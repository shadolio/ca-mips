==> flow/design.v <==
module ID_EXE_ppreg (
	pcPlus4Out, pcPlus4In, syscallOut, syscallIn,
	instrRsOut, instrRsIn, instrRtOut, instrRtIn, instrRdOut, instrRdIn,
	imm32Out, imm32In, shamtOut, shamtIn,
	regData1Out, regData1In, regData2Out, regData2In,
	aluOpOut, aluOpIn, aluSrcOut, aluSrcIn, shiftOut, shiftIn,
	regDstOut, regDstIn, regWriteOut, regWriteIn,
	branchOut, branchIn, memToRegOut, memToRegIn,
	memWriteOut, memWriteIn, memReadOut, memReadIn,
	loadFullWordOut, loadFullWordIn, loadSignedOut, loadSignedIn,
	write, reset, clk);
	input write, reset, clk;
	input [31:0] pcPlus4In, imm32In, regData1In, regData2In;
	input [4:0] instrRsIn, instrRtIn, instrRdIn, shamtIn;
	input [3:0] aluOpIn;
	input aluSrcIn, shiftIn, regDstIn, regWriteIn, branchIn, memToRegIn;
	input memWriteIn, memReadIn, loadFullWordIn, loadSignedIn;
	input syscallIn;
	output [31:0] pcPlus4Out, imm32Out, regData1Out, regData2Out;
	output [4:0] instrRsOut, instrRtOut, instrRdOut, shamtOut;
	output [3:0] aluOpOut;
	output aluSrcOut, shiftOut, regDstOut, regWriteOut, branchOut, memToRegOut;
	output memWriteOut, memReadOut, loadFullWordOut, loadSignedOut;
	output syscallOut;
	wire [4:0] aluOpIn5, aluOpOut5;
	assign aluOpOut = aluOpOut5[3:0];
	assign aluOpIn5 = { 1'd0, aluOpIn };
	register_32 pcPlus4Reg (pcPlus4Out, pcPlus4In, write, reset, clk);
	register_32 imm32Reg (imm32Out, imm32In, write, reset, clk);
	register_32 regData1Reg (regData1Out, regData1In, write, reset, clk);
	register_32 regData2Reg (regData2Out, regData2In, write, reset, clk);
	register_5 instrRsReg (instrRsOut, instrRsIn, write, reset, clk);
	register_5 instrRtReg (instrRtOut, instrRtIn, write, reset, clk);
	register_5 instrRdReg (instrRdOut, instrRdIn, write, reset, clk);
	register_5 shamtReg (shamtOut, shamtIn, write, reset, clk);
	register_5 aluOpReg (aluOpOut5, aluOpIn5, write, reset, clk);
	D_FlipFlop aluSrcFF	(aluSrcOut, aluSrcIn, write, reset, clk);
	D_FlipFlop shiftFF	(shiftOut, shiftIn, write, reset, clk);
	D_FlipFlop regDstFF	(regDstOut, regDstIn, write, reset, clk);
	D_FlipFlop regWriteFF	(regWriteOut, regWriteIn, write, reset, clk);
	D_FlipFlop branchFF	(branchOut, branchIn, write, reset, clk);
	D_FlipFlop memToRegFF	(memToRegOut, memToRegIn, write, reset, clk);
	D_FlipFlop memWriteFF	(memWriteOut, memWriteIn, write, reset, clk);
	D_FlipFlop memReadFF	(memReadOut, memReadIn, write, reset, clk);
	D_FlipFlop loadFullWord	(loadFullWordOut, loadFullWordIn, write, reset, clk);
	D_FlipFlop loadSignedFF	(loadSignedOut, loadSignedIn, write, reset, clk);
	D_FlipFlop syscallFF	(syscallOut, syscallIn, write, reset, clk);
endmodule
module ID_EXE_ppreg_tb ();
	reg write, reset, clk;
	reg [31:0] pcPlus4In, imm32In, regData1In, regData2In;
	reg [4:0] instrRsIn, instrRtIn, instrRdIn, shamt32In;
	reg [3:0] aluOpIn;
	reg syscallIn;
	reg aluSrcIn, shiftIn, regDstIn, regWriteIn, branchIn, memToRegIn;
	reg memWriteIn, memReadIn, loadFullWordIn, loadSignedIn;
	wire [31:0] pcPlus4Out, imm32Out, regData1Out, regData2Out;
	wire [4:0] instrRsOut, instrRtOut, instrRdOut, shamt32Out;
	wire [3:0] aluOpOut;
	wire aluSrcOut, shiftOut, regDstOut, regWriteOut, branchOut, memToRegOut;
	wire memWriteOut, memReadOut, loadFullWordOut, loadSignedOut;
	wire syscallOut;
	ID_EXE_ppreg testPPreg (
		pcPlus4Out, pcPlus4In, syscallOut, syscallIn,
		instrRsOut, instrRsIn, instrRtOut, instrRtIn, instrRdOut, instrRdIn,
		imm32Out, imm32In, shamt32Out, shamt32In,
		regData1Out, regData1In, regData2Out, regData2In,
		aluOpOut, aluOpIn, aluSrcOut, aluSrcIn, shiftOut, shiftIn,
		regDstOut, regDstIn, regWriteOut, regWriteIn,
		branchOut, branchIn, memToRegOut, memToRegIn,
		memWriteOut, memWriteIn, memReadOut, memReadIn,
		loadFullWordOut, loadFullWordIn, loadSignedOut, loadSignedIn,
		write, reset, clk);
	initial begin
		$monitor("PC in: %h, PC out: %h, Rd in: %h, Rd out: %h, ALU in: %h, ALU out: %h, branch in: %b, branch out: %b", pcPlus4In, pcPlus4Out, instrRdIn, instrRdOut, aluOpIn, aluOpOut, branchIn, branchOut);
		pcPlus4In <= 32'd4;
		instrRdIn <= 5'd5;
		aluOpIn <= 4'd4;
		branchIn <= 1'b0;
		write <= 1;
		#5 clk <= 1;
	end
endmodule
module D_FlipFlop (bitOut, bitIn, write, reset, clk);
	input write, reset, clk;
	input bitIn;
	output reg bitOut;
	always @(posedge clk, posedge reset) begin
		if(reset) bitOut <= 1'd0;
		else if(write) bitOut <= bitIn;
	end
endmodule
module D_FlipFlop_tb ();
	reg write, reset, clk;
	reg bitIn;
	wire bitOut;
	D_FlipFlop testFF (bitOut, bitIn, write, reset, clk);
	initial begin
		$monitor("In: %b, Out: %b", bitIn, bitOut);
		#5 reset <= 1;
		#5 bitIn <= 1'd1;
		write <= 1;
		reset <= 0;
		#5 clk <= 1;
	end
endmodule
module register_32 (wordOut, wordIn, write, reset, clk);
	input write, reset, clk;
	input [31:0] wordIn;
	output reg [31:0] wordOut;
	always @(posedge clk, posedge reset) begin
		if(reset) wordOut <= 32'd0;
		else if(write) wordOut <= wordIn;
	end
endmodule
module register_32_tb ();
	reg write, reset, clk;
	reg [31:0] wordIn;
	wire [31:0] wordOut;
	register_32 testReg (wordOut, wordIn, write, reset, clk);
	initial begin
		$monitor("In: %h, Out: %h", wordIn, wordOut);
		#5 reset <= 1;
		#5 wordIn <= 32'h22100002;
		write <= 1;
		reset <= 0;
		#5 clk <= 1;
	end
endmodule
module register_5 (wordOut, wordIn, write, reset, clk);
	input write, reset, clk;
	input [4:0] wordIn;
	output reg [4:0] wordOut;
	always @(posedge clk, posedge reset) begin
		if(reset) wordOut <= 4'd0;
		else if(write) wordOut <= wordIn;
	end
endmodule
module register_5_tb ();
	reg write, reset, clk;
	reg [4:0] wordIn;
	wire [4:0] wordOut;
	register_5 testReg (wordOut, wordIn, write, reset, clk);
	initial begin
		$monitor("In: %h, Out: %h", wordIn, wordOut);
		#5 reset <= 1;
		#5 wordIn <= 4'd5;
		write <= 1;
		reset <= 0;
		#5 clk <= 1;
	end
endmodule
== From RTL to reports: ID_EXE_ppreg ==
What the tools print for ID_EXE_ppreg, step after step.
Line numbers count from 1 in the design file above.
Operators: Yosys type, input widths -> output width; for muxes data width and select width s.
Library cell names are shortened.
The mark - stands for no value.
Set-up
  design top: ID_EXE_ppreg
  clock port: clk
  standard-cell library: sky130hd
  corner: tt_025C_1v80

== Word level ==
Yosys after proc, flatten, opt, wreduce and memory -nomap, before mapping. Enables and synchronous resets that opt folds into registers are not counted as muxes. Memory bits, and registers merged into a memory's read port (data or address), are not among the register bits. Print and check cells are not counted. Equal cells are merged and count once.
Operators by class
  $add $sub $neg: 0
  $mul: 0
  divide/modulo/power cells: 0
  magnitude comparators: 0
  equality and inequality tests: 0
  shifts and indexed selects: 0
  mux-type cells: 0
  bitwise gates (word level): 0
  reductions and logical operators: 0
Bit counts
  register bits: 163
  bits in latches: 0
  bits in writable memories: 0
  ROM bits: 0
  clocked read ports x word width: 0
  memories: 0
  bits of input ports: 166
  output and inout bits: 163
  cells after elaboration: 20

== Depth ==
Yosys ltp: most cells in a row. Word level: on the elaborated netlist, between registers, memories and ports. Mapped: between sequential cells and ports; inverters and the memories' decode and read muxes count.
Depth
  depth in word-level cells: 0
  ABC_AREA: 0
  mapped depth: 4
  depth with buffers taken out: 1

== After synthesis ==
Source: synth_stat.txt of the flow (Yosys; design flattened, memories mapped). It holds for the ABC_AREA given above (unset counts as 0); a run with the other value may have another netlist.
Cells by type
  dfrtp_1: number 163, total area 4.08E+03 um^2
  mux2_2: number 93, total area 1.05E+03 um^2
  mux2_4: number 70, total area 1.05E+03 um^2
  buf_6: number 9, total area 101.347 um^2
  buf_2: number 9, total area 45.043 um^2
  inv_1: number 1, total area 3.754 um^2
Mapped netlist
  mapped cells: 345
  cell area after synthesis: 6327.3 um^2
  sequential area: 4078.9 um^2
  flip-flop cells: 163
  buffer cells: 18
By module: a second synthesis without flattening, with its own total; a netlist apart from the flattened one above.
Second synthesis, totals
  cell total of the unflattened synthesis: 365
  area (unflattened synthesis): 6806.5 um^2
Rows give one instance, submodules left out.
Modules
  register_32: instances 4, cells 69, area 1348.8 um^2, sequential area 800.8 um^2
  register_5: instances 5, cells 11, area 185.2 um^2, sequential area 125.1 um^2
  D_FlipFlop: instances 11, cells 3, area 43.8 um^2, sequential area 25.0 um^2
  ID_EXE_ppreg: instances 1, cells 1, area 3.8 um^2, sequential area 0.0 um^2

== Timing after synthesis ==
OpenSTA on the mapped netlist: ideal clock, no wires. The path of least setup slack (recovery checks aside). Input and output delay are each 20% of the period. Register names are those of the netlist, which keeps one name where synthesis merged equal registers.
Timing post-synthesis
  path kind: input port to flip-flop
  start: in write
  end: reg imm32Reg.wordOut[0]
  period: 1.67 ns
  external input delay: 0.334 ns
  library setup time: 0.125 ns
  launch time at the first pin: 0.334 ns
  data arrival time: 1.038 ns
  required time: 1.545 ns
  path slack: 0.507 ns
  path delay: 0.829 ns
  driving pins on the path: 4
  buffers on the path: 3
  synthesis period reached: 1.163 ns
"path delay" is the arrival time less input delay plus setup time.
"driving pins on the path" counts driving pins, that of a launching flip-flop among them; a cell with two outputs on the path counts twice.
"synthesis period reached" = period - worst setup slack (recovery checks aside). The figure is calculated, with input and output delays left at 20% of the set period.
Between the ends, post-synthesis
  cells stage by stage: buf_6 -> buf_6 -> buf_6 -> mux2_4
  cells in the longest elaborated chain: 0
  elaborated cells between the ends (all ways): 0
  RTL lines with such cells: 0
RTL lines, path post-synthesis
  start, declared: RTL line 12  | input write, reset, clk;
  end, assigned: RTL line 112  | if(reset) wordOut <= 32'd0;
  end, assigned: RTL line 113  | else if(write) wordOut <= wordIn;
  end, declared: RTL line 110  | output reg [31:0] wordOut;

== Path in the finished layout ==
From the final timing report of run 1: the path of least setup slack in the routed layout; clock arrival at registers is part of the times.
Timing post-layout
  path kind: flip-flop to output port
  start: reg imm32Reg.wordOut[0]
  end: out imm32Out[0]
  period: 1.16 ns
  external output delay: 0.23 ns
  launch time at the first pin: 0.41 ns
  data arrival time: 0.96 ns
  required time: 0.93 ns
  path slack: -0.03 ns
  driving pins on the path: 2
  buffers on the path: 1
Between the ends, post-layout
  cells stage by stage: dfrtp_1 -> buf_2
  cells in the longest elaborated chain: 0
  elaborated cells between the ends (all ways): 0
  RTL lines with such cells: 0
RTL lines, path post-layout
  start, declared: RTL line 110  | output reg [31:0] wordOut;
  start, assigned: RTL line 112  | if(reset) wordOut <= 32'd0;
  start, assigned: RTL line 113  | else if(write) wordOut <= wordIn;
  end, declared: RTL line 19  | output [31:0] pcPlus4Out, imm32Out, regData1Out, regData2Out;

## Implementation results

Record of 2 stored runs of the RTL-to-layout flow on ID_EXE_ppreg, platform sky130hd. The runs are unordered. Constraints: input delay and output delay 20% of the set period each, output load 0.01 pF.
"achieved clock period": clock period set for the run, less the worst setup slack. It is reckoned from that one timing run; input and output delays stay at 20% of the period that was set.
"allowed time less slack (worst setup path)" = time allowed to the worst setup path (clock period - input delay - output delay, where it has them) - its slack; a late launch clock adds to it, a late capture clock takes from it.
By "total power after layout" is meant OpenSTA's value without simulated activity: inputs other than the clock are taken to toggle once in ten clock periods, and the tool carries that through the logic.

==> run 1: settings <==
{ "period_ns": 1.16, "SETUP_SLACK_MARGIN": -0.02, "CAP_MARGIN": 20, "CORE_MARGIN": 2, "CORE_UTILIZATION": 40, "SLEW_MARGIN": 20 }
==> run 1: results <==
allowed time less slack (worst setup path): 0.96 ns
class of the worst setup path: flip-flop to output port
synthesis area: 6327.3 um^2
total power after layout: 15.565 mW
full die area: 16840.3 um^2
final setup TNS: -0.876 ns
achieved clock period: 1.188 ns
standard-cell area after routing: 10819.1 um^2
smallest setup slack: -0.028 ns

==> run 2: settings <==
{ "period_ns": 1.81, "CORE_UTILIZATION": 39, "PLACE_DENSITY_LB_ADDON": 0.12, "CELL_PAD_IN_SITES_DETAIL_PLACEMENT": 1, "ABC_AREA": 1, "CTS_CLUSTER_SIZE": 17, "CAP_MARGIN": 35, "SLEW_MARGIN": 20, "CORE_MARGIN": 2 }
==> run 2: results <==
final setup TNS: 0.000 ns
achieved clock period: 1.762 ns
total power after layout: 9.762 mW
standard-cell area after routing: 10221.1 um^2
smallest setup slack: 0.048 ns
full die area: 16673.3 um^2
allowed time less slack (worst setup path): 1.40 ns
class of the worst setup path: flip-flop to output port
synthesis area: 6105.9 um^2
