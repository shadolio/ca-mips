==> flow/design.v <==
module RegisterFile(ReadData1,ReadData2,ReadReg1,ReadReg2,WriteReg,WriteData,RegWriteSignal,clk);
    input [4:0] ReadReg1, ReadReg2, WriteReg;
    input [31:0] WriteData;
    input clk, RegWriteSignal;
    output [31:0] ReadData1, ReadData2;
    reg [31:0] Registers[31:0];
	assign ReadData1 = (ReadReg1 == 0) ? 32'd0 : Registers[ReadReg1];
	assign ReadData2 = (ReadReg2 == 0) ? 32'd0 : Registers[ReadReg2];
    always @ (posedge clk)
    begin
        if(RegWriteSignal==1)
            Registers[WriteReg] <= WriteData; 
    end
endmodule
module RegisterFile_tb ();
    reg [4:0] ReadReg1, ReadReg2, WriteReg;
    reg [31:0] writeData;
    reg clk, regWrite;
    wire [31:0] ReadData1, ReadData2;
	RegisterFile testRegFile (ReadData1, ReadData2, ReadReg1, ReadReg2, WriteReg, writeData, regWrite, clk);
	initial begin
		ReadReg1 <= 5'b10001;
		ReadReg2 <= 5'b10010;
		WriteReg <= 5'b10001;
		writeData <= 32'd17697;
		#10 $display("Value at %d = %d, Value at %d = %d", ReadReg1, ReadData1, ReadReg2, ReadData2);
		regWrite <= 1;
		clk <= 1;
		$display("Value %d written at address %d", writeData, WriteReg);
		#10 clk <= 0;
		regWrite <= 0;
		$display("Value at %d = %d, Value at %d = %d", ReadReg1, ReadData1, ReadReg2, ReadData2);
		#10 ReadReg1 <= 5'b11000;
		#10 ReadReg1 <= 5'b10001;
		#10 $display("Value at %d = %d, Value at %d = %d", ReadReg1, ReadData1, ReadReg2, ReadData2);
	end
endmodule
=== Tool chain data of RegisterFile ===
The steps from the RTL of RegisterFile to its reports follow in flow order.
Lines are those of the file above, counted from 1.
Operators carry their Yosys type and port widths (W data, S select, Z words).
Library cell names are shortened.
A cell with - has no value.

* Top module: RegisterFile
* Clock: clk
* Cell library: sky130hd
* Library corner: tt_025C_1v80

=== After elaboration ===
Source: Yosys, flattened and elaborated, memories not mapped. Widths are those after wreduce; folded enables and synchronous resets count as part of the registers. Registers that Yosys merges into a memory's read port (data or address) are not register bits. Print and check cells do not count. Equal cells are merged and count once.
Memory sizes are those after Yosys's memory passes, which may raise the word count (mostly to a power of two), join words into wider ones and drop unused or constant bits.

* Multiplexer cells: 5
* Add/subtract/negate cells: 0
* Magnitude comparators: 0
* Equal/unequal tests: 0
* Shifts and indexed selects: 0
* Divide/modulo/power cells: 0
* Reduce/logical cells: 2
* Multiply operators: 0
* Bitwise gates (word level): 0

{| class="wikitable"
|+ Operators with widths
! kind !! count
|-
| $mux W32 || 3
|-
| $logic_not A5 Y1 || 2
|-
| $mux W5 || 1
|-
| $mux W1 || 1
|}

* Memory bits (read-only): 0
* RAM bits: 1024
* Clocked read ports x word width: 0
* Cells after elaboration: 8
* Memories: 1
* Latch bits: 0
* Register bits after elaboration: 0
* Input bits: 49

{| class="wikitable"
|+ Memories
! name !! depth !! bits a word !! rd ports !! write ports !! RTL line !! text
|-
| Registers || 32 || 32 || 2 || 1 || 6 || <nowiki>reg [31:0] Registers[31:0];</nowiki>
|}

=== Logic depth ===
Depth = most cells in a row (Yosys ltp): at word level without a register or memory, in the mapped netlist without a sequential cell, where the memories' decode and read muxes count.

* Depth after elaboration: 2
* ABC_AREA: 0
* Gate-level depth with buffers: 9

=== Synthesis result ===
The flow's flattened synthesis, as Yosys stat reports it; memories are mapped. The netlist is that of the ABC_AREA named above (0 if unset); the other value can give another one.

* Flip-flops: 1024
* Standard cells after synthesis: 2400
* Chip area (Yosys): 0.04696 mm2

{| class="wikitable"
|+ Cells by type
! cell type !! count
|-
| edfxtp_1 || 1024
|-
| mux4_2 || 425
|-
| mux2i_1 || 183
|-
| a22o_1 || 62
|-
| clkbuf_1 || 104
|-
| a211oi_1 || 47
|-
| o22ai_1 || 55
|-
| buf_2 || 58
|-
| a2111oi_0 || 31
|-
| o221ai_1 || 31
|-
| nand2_1 || 65
|-
| a21oi_1 || 46
|-
| mux2_1 || 19
|-
| a211o_1 || 23
|-
| a221oi_1 || 23
|-
| nor3_1 || 32
|-
| buf_4 || 20
|-
| buf_6 || 12
|}

Not listed: further types 22, cells in them 140.

=== Timing after synthesis ===
OpenSTA on the mapped netlist: ideal clock, no wires. The path of least setup slack (recovery checks aside). Input and output delay are each 20% of the period. Register names are those of the netlist, which keeps one name where synthesis merged equal registers.

* Path kind: input port to flip-flop
* Start point: in WriteReg[1]
* End point: mem Registers[12][0]
* Library setup time: 421 ps
* Data arrival time: 2715 ps
* Path slack: 374 ps
* Time at the first pin: 702 ps
* Delay of the path: 2434 ps
* Required time: 3089 ps
* Stages: 3
* Clock period: 3510 ps
* Path buffers: 1
* Synthesis period reached: 3136 ps

"delay of the path" = arrival - input delay + setup time.
"stages" counts driving pins, that of a launching flip-flop among them; a cell with two outputs on the path counts twice.
"synthesis period reached" = period - worst setup slack (recovery checks aside). The figure is calculated, with input and output delays left at 20% of the set period.
Between the ends stands the longest chain of elaborated cells between them, by number of cells; it is not shown to be the way that was timed. Of several equally long chains one is given.
A line is the first line of the expression or statement that the cell stems from. Yosys adds cells for indexed reads and writes and turns some case tables into memories.

* Cell sequence: or3b_2 -> clkbuf_1 -> nor2_1
* Cells in the longest elaborated chain: 1
* Elaborated cells on any way between the ends: 1
* Those cells by class: 1 x mux

{| class="wikitable"
|+ Ends and longest elaborated chain, post-synthesis
! element !! RTL line !! text
|-
| from (decl) || 2 || <nowiki>input [4:0] ReadReg1, ReadReg2, WriteReg;</nowiki>
|-
| $mux W5 || 11 || <nowiki>if(RegWriteSignal==1)</nowiki>
|-
| to (decl) || 6 || <nowiki>reg [31:0] Registers[31:0];</nowiki>
|}

=== Timing after layout ===
From the final timing report of run 1: the path of least setup slack in the routed layout; clock arrival at registers is part of the times.
The path's times are printed in steps of 10 ps; the period is the one set.

* Path kind: input port to output port
* Start point: in ReadReg2[3]
* End point: out ReadData2[2]
* Path slack: -680 ps
* Data arrival time: 2550 ps
* Path buffers: 3
* Time at the first pin: 470 ps
* Stages: 7
* Clock period: 2340 ps
* Required time: 1870 ps

Between the ends stands the longest chain of elaborated cells between them, by number of cells; it is not shown to be the way that was timed. Of several equally long chains one is given.
The chain passes a memory read, where the word-level depth is cut; so it can be longer than that depth.

* Cell sequence: buf_2 -> or3b_4 -> buf_12 -> o22ai_1 -> a2111oi_4 -> nor3_4 -> buf_2
* Cells in the longest elaborated chain: 2
* Elaborated cells on any way between the ends: 3
* Those cells by class: 1 x mux; 1 x reduce/logical; 1 x memory

{| class="wikitable"
|+ Ends and longest elaborated chain, post-layout
! element !! RTL line !! text
|-
| from (decl) || 2 || <nowiki>input [4:0] ReadReg1, ReadReg2, WriteReg;</nowiki>
|-
| $mem_v2 Z32 W32 || 6 || <nowiki>reg [31:0] Registers[31:0];</nowiki>
|-
| $mux W32 || 8 || <nowiki>assign ReadData2 = (ReadReg2 == 0) ? 32'd0 : Registers[ReadReg2];</nowiki>
|-
| to (decl) || 5 || <nowiki>output [31:0] ReadData1, ReadData2;</nowiki>
|}

==> runs of RegisterFile <==
Measured results for RegisterFile: 2 stored runs of the Yosys and OpenROAD flow on sky130hd. The settings differ; the order carries no meaning. The constraints put input and output delay at 20% of the set period each and load the outputs with 0.01 pF.
By "period reached" is meant the clock period of the run minus its worst setup slack. This is arithmetic on one report: input and output delays are still those of the set period (20% each).
By "allowed time less slack (worst setup path)" is meant the share of the clock period that the worst setup path is allowed (20% is reserved at inputs, 20% at outputs), minus its slack. Clock arrival times at its registers enter into it.
By "power consumption" is meant OpenSTA's value without simulated activity: inputs other than the clock are taken to toggle once in ten clock periods, and the tool carries that through the logic.
"allowed time less slack (worst setup path)" is known to 10 ps.

=== Run 1 ===
{| class="wikitable"
! Setting !! Value
|-
| period_ns || 2.34
|-
| CORE_UTILIZATION || 40
|-
| SETUP_SLACK_MARGIN || -0.23
|-
| PLACE_DENSITY_LB_ADDON || 0.19
|-
| CELL_PAD_IN_SITES_GLOBAL_PLACEMENT || 0
|-
| TNS_END_PERCENT || 75
|-
| CTS_CLUSTER_DIAMETER || 337
|-
| SLEW_MARGIN || 40
|-
| CAP_MARGIN || 20
|-
| CORE_MARGIN || 2
|-
! Result !! Value
|-
| Post-layout utilization || 52.6 %
|-
| Worst setup slack after layout || -678 ps
|-
| Final setup TNS || -34185 ps
|-
| Worst hold slack || 590 ps
|-
| Standard-cell area of the final layout || 0.0611712 mm2
|-
| Area inside the die boundary || 0.120156 mm2
|-
| Power consumption || 43349 uW
|-
| Period reached || 3018 ps
|-
| Allowed time less slack (worst setup path) || 2080 ps
|-
| Type of the worst setup path || input port to output port
|-
| Mapped cell area after synthesis || 0.04696 mm2
|}

=== Run 2 ===
{| class="wikitable"
! Setting !! Value
|-
| period_ns || 5.18
|-
| CORE_UTILIZATION || 37
|-
| SETUP_SLACK_MARGIN || 0.87
|-
| PLACE_DENSITY_LB_ADDON || 0.23
|-
| HOLD_SLACK_MARGIN || 0.14
|-
| CORE_ASPECT_RATIO || 1.16
|-
| CELL_PAD_IN_SITES_GLOBAL_PLACEMENT || 2
|-
| ABC_AREA || 1
|-
| GPL_TIMING_DRIVEN || 1
|-
| CTS_CLUSTER_DIAMETER || 162
|-
| MAX_ROUTING_LAYER || met4
|-
| CAP_MARGIN || 20
|-
| CORE_MARGIN || 2
|-
| SLEW_MARGIN || 20
|-
! Result !! Value
|-
| Worst setup slack after layout || 850 ps
|-
| Period reached || 4330 ps
|-
| Worst hold slack || 806 ps
|-
| Mapped cell area after synthesis || 0.052105 mm2
|-
| Power consumption || 20047 uW
|-
| Post-layout utilization || 44.0 %
|-
| Area inside the die boundary || 0.143851 mm2
|-
| Final setup TNS || 0 ps
|-
| Allowed time less slack (worst setup path) || 2260 ps
|-
| Type of the worst setup path || input port to output port
|-
| Standard-cell area of the final layout || 0.0615903 mm2
|}
